==> flow/design.v <==
module ulx3s_passthru_wifi(
	input wire clk_25mhz,  
	output wire ftdi_rxd,
	input wire ftdi_txd,
	inout wire ftdi_ndtr,
	inout wire ftdi_nrts,
	inout wire ftdi_txden,
	output wire wifi_rxd,
	input wire wifi_txd,
	inout wire wifi_en,
	inout wire wifi_gpio0,
	output wire [7:0] led,
	input wire [6:0] btn,
	input wire [3:0] sw,
	output wire oled_csn,
	output wire oled_clk,
	output wire oled_mosi,
	output wire oled_dc,
	output wire oled_resn,
	inout wire [27:0] gp,
	inout wire [27:0] gn,
	output wire shutdown = 0,
	inout wire [3:0] audio_l,
	inout wire [3:0] audio_r,
	inout wire [3:0] audio_v,
	output wire flash_holdn,
	output wire flash_wpn,
	inout wire [3:0] sd_d,
	input wire sd_cmd,
	input wire sd_clk,
	input wire sd_cdn,
	input wire sd_wp,
	output wire user_programn
);
parameter [31:0] C_dummy_constant=0;
  assign shutdown = 0;
  wire [1:0] S_prog_in;
  reg  [1:0] R_prog_in; 
  wire [1:0] S_prog_out;
  parameter C_prog_release_timeout = 17;   
  reg [C_prog_release_timeout:0] R_prog_release = 1'b1;   
  reg [7:0] R_progn = 1'b0;
  localparam C_cnt_width = 25;   
  reg [(C_cnt_width - 1):0] cnt = 1'b0;
  assign ftdi_rxd = wifi_txd;
  assign wifi_rxd = ftdi_txd;
  assign S_prog_in[1] = ftdi_ndtr;
  assign S_prog_in[0] = ftdi_nrts;
  assign S_prog_out = S_prog_in == 2'b10 ? 2'b01 : S_prog_in == 2'b01 ? 2'b10 : 2'b11;
  assign wifi_en = S_prog_out[1] & ~btn[2];
  assign wifi_gpio0 = S_prog_out[0] & btn[0];
  assign sd_d[0] = R_prog_release[(C_prog_release_timeout)] == 1'b0 ? S_prog_out[0] : 1'bZ;
  assign led[7] = 1;
  assign led[6] = S_prog_out[1];   
  assign led[5] =  ~R_prog_release[(C_prog_release_timeout)];  
  assign led[4] = btn[2];
  assign led[3] = btn[1];
  assign led[2] = ~btn[0];
  assign led[1] = ~cnt[(C_cnt_width - 1)];
  assign led[0] = cnt[(C_cnt_width - 1)];
  always @(posedge clk_25mhz) begin
    R_prog_in <= S_prog_in;
    if(S_prog_out == 2'b01 && R_prog_in == 2'b11) begin
      R_prog_release <= {(((C_prog_release_timeout))-((0))+1){1'b0}};
    end
    else begin
      if(R_prog_release[(C_prog_release_timeout)] == 1'b0) begin
        R_prog_release <= R_prog_release + 1;
      end
    end
  end
  always @(posedge clk_25mhz) begin
      cnt <= cnt + 1;
  end
  always @(posedge clk_25mhz) begin
    if(btn[0] == 1'b0 && btn[1] == 1'b1) begin
      R_progn <= R_progn + 1;
    end
    else begin
      R_progn <= {8{1'b0}};
    end
  end
  assign user_programn =  ~R_progn[(7)];
endmodule
# From RTL to reports: ulx3s_passthru_wifi
# The steps from the RTL of ulx3s_passthru_wifi to its reports follow in flow order.
# Lines are those of the file above, counted from 1.
# Operators: Yosys type, input widths -> output width; for muxes data width and select width s.
# Library cell names are shortened.
# Not given: --
[inputs]
design = "ulx3s_passthru_wifi"
clock = "clk_25mhz"
cell_library = "sky130hd"
pvt_corner = "tt_025C_1v80"

# Word level
# Counts by Yosys on the flattened word-level netlist (proc, flatten, opt, wreduce; memories kept). Register bits leave out memories and registers merged into their read ports (data or address). Print and check cells are left out. Cells with the same type and inputs are merged into one.
[classes]
addsub = 3
n_eq = 4
muxes = 4
n_logic = 7
reduce_and_logical = 2
[ops]
columns = ["operator", "count"]
rows = [
  ["$add 25x1->25 const B", 1],
  ["$add 18x1->18 const B", 1],
  ["$mux 18", 1],
  ["$add 8x1->8 const B", 1],
  ["$not 1->1", 5],
  ["$eq 2x1->1 const B", 2],
  ["$eq 2x2->1 const B", 2],
  ["$and 1x1->1", 2],
  ["$logic_and 1x1->1", 2],
  ["$mux 2", 1],
  ["$mux 1", 2],
]
[word_totals]
regBits = 53
in_bits = 18

# Logic depth
# Depth = most cells in a row (Yosys ltp): at word level without a register or memory, in the mapped netlist without a sequential cell, where the memories' decode and read muxes count.
[depth]
word_depth = 5
abc_area = 0
depth_mapped = 5
depth_no_buf = 5

# Mapped cells and area
# Source: synth_stat.txt of the flow (Yosys; design flattened, memories mapped). It holds for the ABC_AREA given above (unset counts as 0); a run with the other value may have another netlist.
[types]
columns = ["type", "count"]
rows = [
  ["dfxtp_1", 53],
  ["xnor2_1", 22],
  ["xor2_1", 15],
  ["buf_4", 14],
  ["nor2_1", 24],
  ["nand4_1", 12],
  ["nand2_1", 19],
  ["nand3_1", 14],
  ["a21oi_1", 10],
  ["or4_1", 6],
  ["and3_1", 6],
  ["ha_1", 3],
  ["inv_1", 8],
  ["o31ai_1", 4],
  ["or3_1", 4],
  ["nand4_4", 1],
  ["nor3_1", 4],
  ["o21ai_0", 4],
]
# Other cell types: 13; their cells: 19.
[mapped]
mapped_cells = 242
yosys_area_mm2 = 0.0022409
flip_flops = 53

# Timing after synthesis
# Source: OpenSTA report_checks on the synthesized netlist (no wires, ideal clock, input and output delay 20% of the period each), path of least setup slack; recovery checks are left aside. Register names are those of the netlist, which keeps one name where synthesis merged equal registers.
[synth_timing]
kind = "reg2reg"
startpoint = "reg R_prog_release[0]"
endpoint = "reg R_prog_release[14]"
clock_period_ns = 1.61
setup_time_ns = 0.070
t_first_pin_ns = 0.000
arrival_time_ns = 1.586
required_ns = 1.540
slack_ns = -0.046
delay_ns = 1.656
stages = 6
synth_period_reached_ns = 1.656
# "delay_ns" = arrival - input delay + setup time.
# "stages": output pins that drive a net of the path, with the launching flip-flop's if there is one; two outputs of one cell count as two.
# "synth_period_reached_ns" is the clock period less the worst setup slack; recovery checks do not enter. This is arithmetic on one report: input and output delays are still those of the set period (20% each).
# Between the ends stands the longest chain of elaborated cells between them, by number of cells; it is not shown to be the way that was timed. Of several equally long chains one is given.
# A line is the first line of the expression or statement that the cell stems from. Yosys adds cells for indexed reads and writes and turns some case tables into memories.
[synth_between]
cell_sequence = "dfxtp_1 -> ha_1 -> nor2b_1 -> nand2_1 -> or4_1 -> a21oi_1"
elab_chain_cells = 1
cone_cells = 1
lines_between = 1
[synth_lines]
columns = ["element", "line_no", "text"]
rows = [
  ["start: declaration", 41, "reg [C_prog_release_timeout:0] R_prog_release = 1'b1;"],
  ["start: assignment", 64, "R_prog_release <= {(((C_prog_release_timeout))-((0))+1){1'b0}};"],
  ["start: assignment", 68, "R_prog_release <= R_prog_release + 1;"],
  ["$add 18x1->18", 68, ""],
  ["end: assignment", 64, ""],
  ["end: assignment", 68, ""],
  ["end: declaration", 41, ""],
]

# ulx3s_passthru_wifi on sky130hd: 2 stored runs with different settings, listed in no order. Input and output delays are each 20% of the period that was set; the output load is 0.01 pF.

[[run]]
name = "job 1"
[run.settings]
period_ns = 2.19
CORE_UTILIZATION = 25
SETUP_SLACK_MARGIN = 0.02
PLACE_DENSITY_LB_ADDON = 0.24
CELL_PAD_IN_SITES_GLOBAL_PLACEMENT = 3
TNS_END_PERCENT = 25
CTS_CLUSTER_DIAMETER = 283
MAX_ROUTING_LAYER = "met4"
CAP_MARGIN = 20
CORE_MARGIN = 2
SLEW_MARGIN = 20
[run.results]
outcome = "unfinished; error RSZ-0074 in routing"

[[run]]
name = "job 2"
[run.settings]
period_ns = 1.67
CORE_UTILIZATION = 47
SETUP_SLACK_MARGIN = 0.42
PLACE_DENSITY_LB_ADDON = 0.09
CELL_PAD_IN_SITES_GLOBAL_PLACEMENT = 3
TNS_END_PERCENT = 50
SLEW_MARGIN = 10
MAX_ROUTING_LAYER = "met4"
CAP_MARGIN = 20
CORE_MARGIN = 2
[run.results]
outcome = "unfinished; error FLW-0024 in placement"
