==> flow/design.v <==
module top(input clk_25mhz,
           input [6:0] btn,
           output [7:0] led,
           output wifi_gpio0);
    wire i_clk;
    assign wifi_gpio0 = 1'b1;
    assign i_clk= clk_25mhz;
    reg [7:0] o_led;
    assign led= o_led;
    localparam ctr_width = 32;
    reg [ctr_width-1:0] ctr = 0;
    always @(posedge i_clk) begin
               ctr <= ctr + 1;
          o_led[7] <= 1;
          o_led[6] <= btn[1];
        o_led[5:0] <= ctr[23:18];
    end
endmodule
* Step by step through the tools: top
The steps from the RTL of top to its reports follow in flow order.
Lines are those of the file above, counted from 1.
Operators carry their Yosys type and port widths (W data, S select, Z words).
Library cell names are shortened.
A cell with - has no value.
- Top module :: top
- Clock :: clk_25mhz
- Cell library :: sky130hd
- Timing corner :: tt_025C_1v80

* After elaboration
Source: Yosys, flattened and elaborated, memories not mapped. Widths are those after wreduce; folded enables and synchronous resets count as part of the registers. Registers that Yosys merges into a memory's read port (data or address) are not register bits. Print and check cells do not count. Equal cells are merged and count once.
- Bits in registers :: 39
- Bits in latches :: 0
- Memory bits (writable) :: 0
- Bits in read-only memories :: 0
- Word width x clocked read ports :: 0
- Memories :: 0
- Bits of input ports :: 8
- Output and inout port bits :: 9
- $add $sub $neg :: 1
- Multipliers :: 0
- Div/mod/pow operators :: 0
- $lt $le $gt $ge :: 0
- Eq/ne operators :: 0
- Shift-type cells :: 0
- Multiplexer cells :: 0
- Bitwise logic cells :: 0
- Reductions and logical operators :: 0
** Operators by type and width (count)
- $add A32 B1 Y32 const B :: 1

* Logic depth
Longest topological path by Yosys (ltp), each cell counted once; first at word level (registers and memories cut), then after technology mapping (sequential cells cut; the memories' decode and read muxes count).
- Word-level depth :: 1
- ABC_AREA :: 0
- Gate-level depth with buffers :: 5
- Mapped depth without buffers :: 5

* After synthesis
Yosys stat after the flow's synthesis: flattened, memories mapped to cells. It holds for the ABC_AREA given above (unset counts as 0); a run with the other value may have another netlist.
** Cells by type (count)
- dfxtp_1 :: 31
- xnor2_1 :: 18
- nand4_1 :: 7
- nand3_1 :: 7
- xor2_1 :: 4
- and4_1 :: 3
- nand2_1 :: 7
- nand4_4 :: 1
- nor4_4 :: 1
- and3_1 :: 3
- buf_4 :: 2
- nor2_1 :: 4
- ha_1 :: 1
- and4b_2 :: 1
- inv_1 :: 2
- and2_1 :: 1
- nor4_1 :: 1
- buf_2 :: 1
- conb_1 :: 1
- Cell count :: 96
- Cell area after synthesis :: 1088.5 um^2
- Flip-flops :: 31
- Buffers :: 3

* Timing after synthesis
OpenSTA on the mapped netlist: ideal clock, no wires. The path of least setup slack (recovery checks aside). Input and output delay are each 20% of the period. Register names are those of the netlist, which keeps one name where synthesis merged equal registers.
- Path type :: register -> register
- Start :: reg ctr[6]
- End :: reg ctr[21]
- Clock period :: 1.59 ns
- Setup time :: 0.118 ns
- Time at the first pin :: 0.000 ns
- Arrival time :: 1.228 ns
- Data required time :: 1.472 ns
- Slack :: 0.244 ns
- Path delay :: 1.346 ns
- Stages on the path :: 5
- Period reached after synthesis :: 1.346 ns
"path delay" = arrival - input delay + setup time.
"stages on the path": output pins that drive a net of the path, with the launching flip-flop's if there is one; two outputs of one cell count as two.
"period reached after synthesis" is the clock period less the worst setup slack; recovery checks do not enter. This is arithmetic on one report: input and output delays are still those of the set period (20% each).
Between the ends stands the longest chain of elaborated cells between them, by number of cells; it is not shown to be the way that was timed. Of several equally long chains one is given.
Each line given opens the expression or statement behind the cell; cells for indexed reads and writes are added by Yosys, which also makes memories of some case tables.
- Cell sequence :: dfxtp_1 > nand4_4 > nor4_4 > nand4_1 > xnor2_1
- Cells in the longest elaborated chain :: 1
- Elaborated cells between the ends (all ways) :: 1
- Source lines of those cells :: 1
- Those cells by class :: add/sub (1)
** Ends and longest elaborated chain, post-synthesis
- from (decl) :: line 11 : reg [ctr_width-1:0] ctr = 0;
- from (assign) :: line 13 : ctr <= ctr + 1;
- $add A32 B1 Y32 :: line 13
- to (assign) :: line 13
- to (decl) :: line 11

* Path in the finished layout
Path of least setup slack in the final report of run 1 (OpenROAD, finished layout, wires in). Where an end is a register, its clock arrival counts in the times.
- Path type :: register -> register
- Start :: reg ctr[8]
- End :: reg ctr[13]
- Clock period :: 1.43 ns
- Setup time :: 0.10 ns
- Time at the first pin :: 0.32 ns
- Arrival time :: 1.58 ns
- Data required time :: 1.64 ns
- Slack :: 0.06 ns
- Stages on the path :: 7
Between the ends stands the longest chain of elaborated cells between them, by number of cells; it is not shown to be the way that was timed. Of several equally long chains one is given.
- Cell sequence :: dfxtp_4 > nand4_4 > nor4_4 > buf_6 > buf_4 > nand2_2 > xnor2_1
- Cells in the longest elaborated chain :: 1
- Elaborated cells between the ends (all ways) :: 1
- Source lines of those cells :: 1
- Those cells by class :: add/sub (1)
** Ends and longest elaborated chain, post-layout
- from (decl) :: line 11 : reg [ctr_width-1:0] ctr = 0;
- from (assign) :: line 13 : ctr <= ctr + 1;
- $add A32 B1 Y32 :: line 13
- to (assign) :: line 13
- to (decl) :: line 11

Settings and measured results of 2 stored flow runs for module top (sky130hd), not sorted in any way. The constraints put input and output delay at 20% of the set period each and load the outputs with 0.01 pF.
"achieved period": clock period set for the run, less the worst setup slack. It is reckoned from that one timing run; input and output delays stay at 20% of the period that was set.
"time of the worst setup path" is the time allowed to the run's worst setup path (the clock period less input and output delay, where it has them) less its slack. Clock arrival times count: a late capture clock shortens it, a late launch clock lengthens it.
By "total power of the final layout" is meant OpenSTA's value without simulated activity: inputs other than the clock are taken to toggle once in ten clock periods, and the tool carries that through the logic.

* Run 1
** Files
==> flow/run.sh <==
#!/bin/bash
# the make line also repeats the synthesis and layout settings of config.mk as NAME=value (left out here)
make -C /OpenROAD-flow-scripts/flow DESIGN_CONFIG=/design/flow/config.mk WORK_HOME=/design/flow/orfs CLKGATE_MAP_FILE= finish
==> flow/config.mk <==
export PLATFORM = sky130hd
export DESIGN_NAME = top
export DESIGN_NICKNAME = top
export VERILOG_FILES = /design/flow/design.v
export SDC_FILE = /design/flow/constraint.sdc
export NUM_CORES = 4
export LEC_CHECK = 0
export CAP_MARGIN = 20
export CORE_ASPECT_RATIO = 0.84
export CORE_MARGIN = 2
export CORE_UTILIZATION = 48
export CTS_CLUSTER_SIZE = 99
export GPL_TIMING_DRIVEN = 1
export MAX_ROUTING_LAYER = met4
export MIN_ROUTING_LAYER = met2
export PLACE_DENSITY_LB_ADDON = 0.07
export SETUP_SLACK_MARGIN = 0.17
export SLEW_MARGIN = 5
==> flow/constraint.sdc <==
create_clock -name core_clock -period 1.43 [get_ports {clk_25mhz}]
set_input_delay 0.2860 -clock core_clock [delete_from_list [all_inputs] [get_ports {clk_25mhz}]]
set_output_delay 0.2860 -clock core_clock [all_outputs]
set_load 0.01 [all_outputs]
** Results
- Utilization after routing :: 68.8%
- Total die area :: 2,666.2 um^2
- Total power of the final layout :: 1.295 mW
- Area of the standard cells in the finished layout :: 1,446.4 um^2
- Time of the worst setup path :: 1.37 ns
- Kind of the worst setup path :: register -> register
- Total negative setup slack :: 0.000 ns
- Worst hold slack in the final report :: 0.366 ns
- Worst setup slack after layout :: 0.058 ns
- Achieved period :: 1.372 ns
- Area of the synthesized netlist :: 1,088.5 um^2

* Run 2
** Files
==> flow/run.sh <==
#!/bin/bash
# the make line also repeats the synthesis and layout settings of config.mk as NAME=value (left out here)
make -C /OpenROAD-flow-scripts/flow DESIGN_CONFIG=/design/flow/config.mk WORK_HOME=/design/flow/orfs CLKGATE_MAP_FILE= finish
==> flow/config.mk <==
export PLATFORM = sky130hd
export DESIGN_NAME = top
export DESIGN_NICKNAME = top
export VERILOG_FILES = /design/flow/design.v
export SDC_FILE = /design/flow/constraint.sdc
export NUM_CORES = 4
export LEC_CHECK = 0
export ABC_AREA = 0
export CAP_MARGIN = 20
export CELL_PAD_IN_SITES_GLOBAL_PLACEMENT = 1
export CORE_MARGIN = 2
export CORE_UTILIZATION = 69
export CTS_CLUSTER_SIZE = 26
export GPL_ROUTABILITY_DRIVEN = 1
export PLACE_DENSITY_LB_ADDON = 0.1
export SLEW_MARGIN = 20
export TNS_END_PERCENT = 60
==> flow/constraint.sdc <==
create_clock -name core_clock -period 1.88 [get_ports {clk_25mhz}]
set_input_delay 0.3760 -clock core_clock [delete_from_list [all_inputs] [get_ports {clk_25mhz}]]
set_output_delay 0.3760 -clock core_clock [all_outputs]
set_load 0.01 [all_outputs]
** Results
No results, placement failed with FLW-0024.
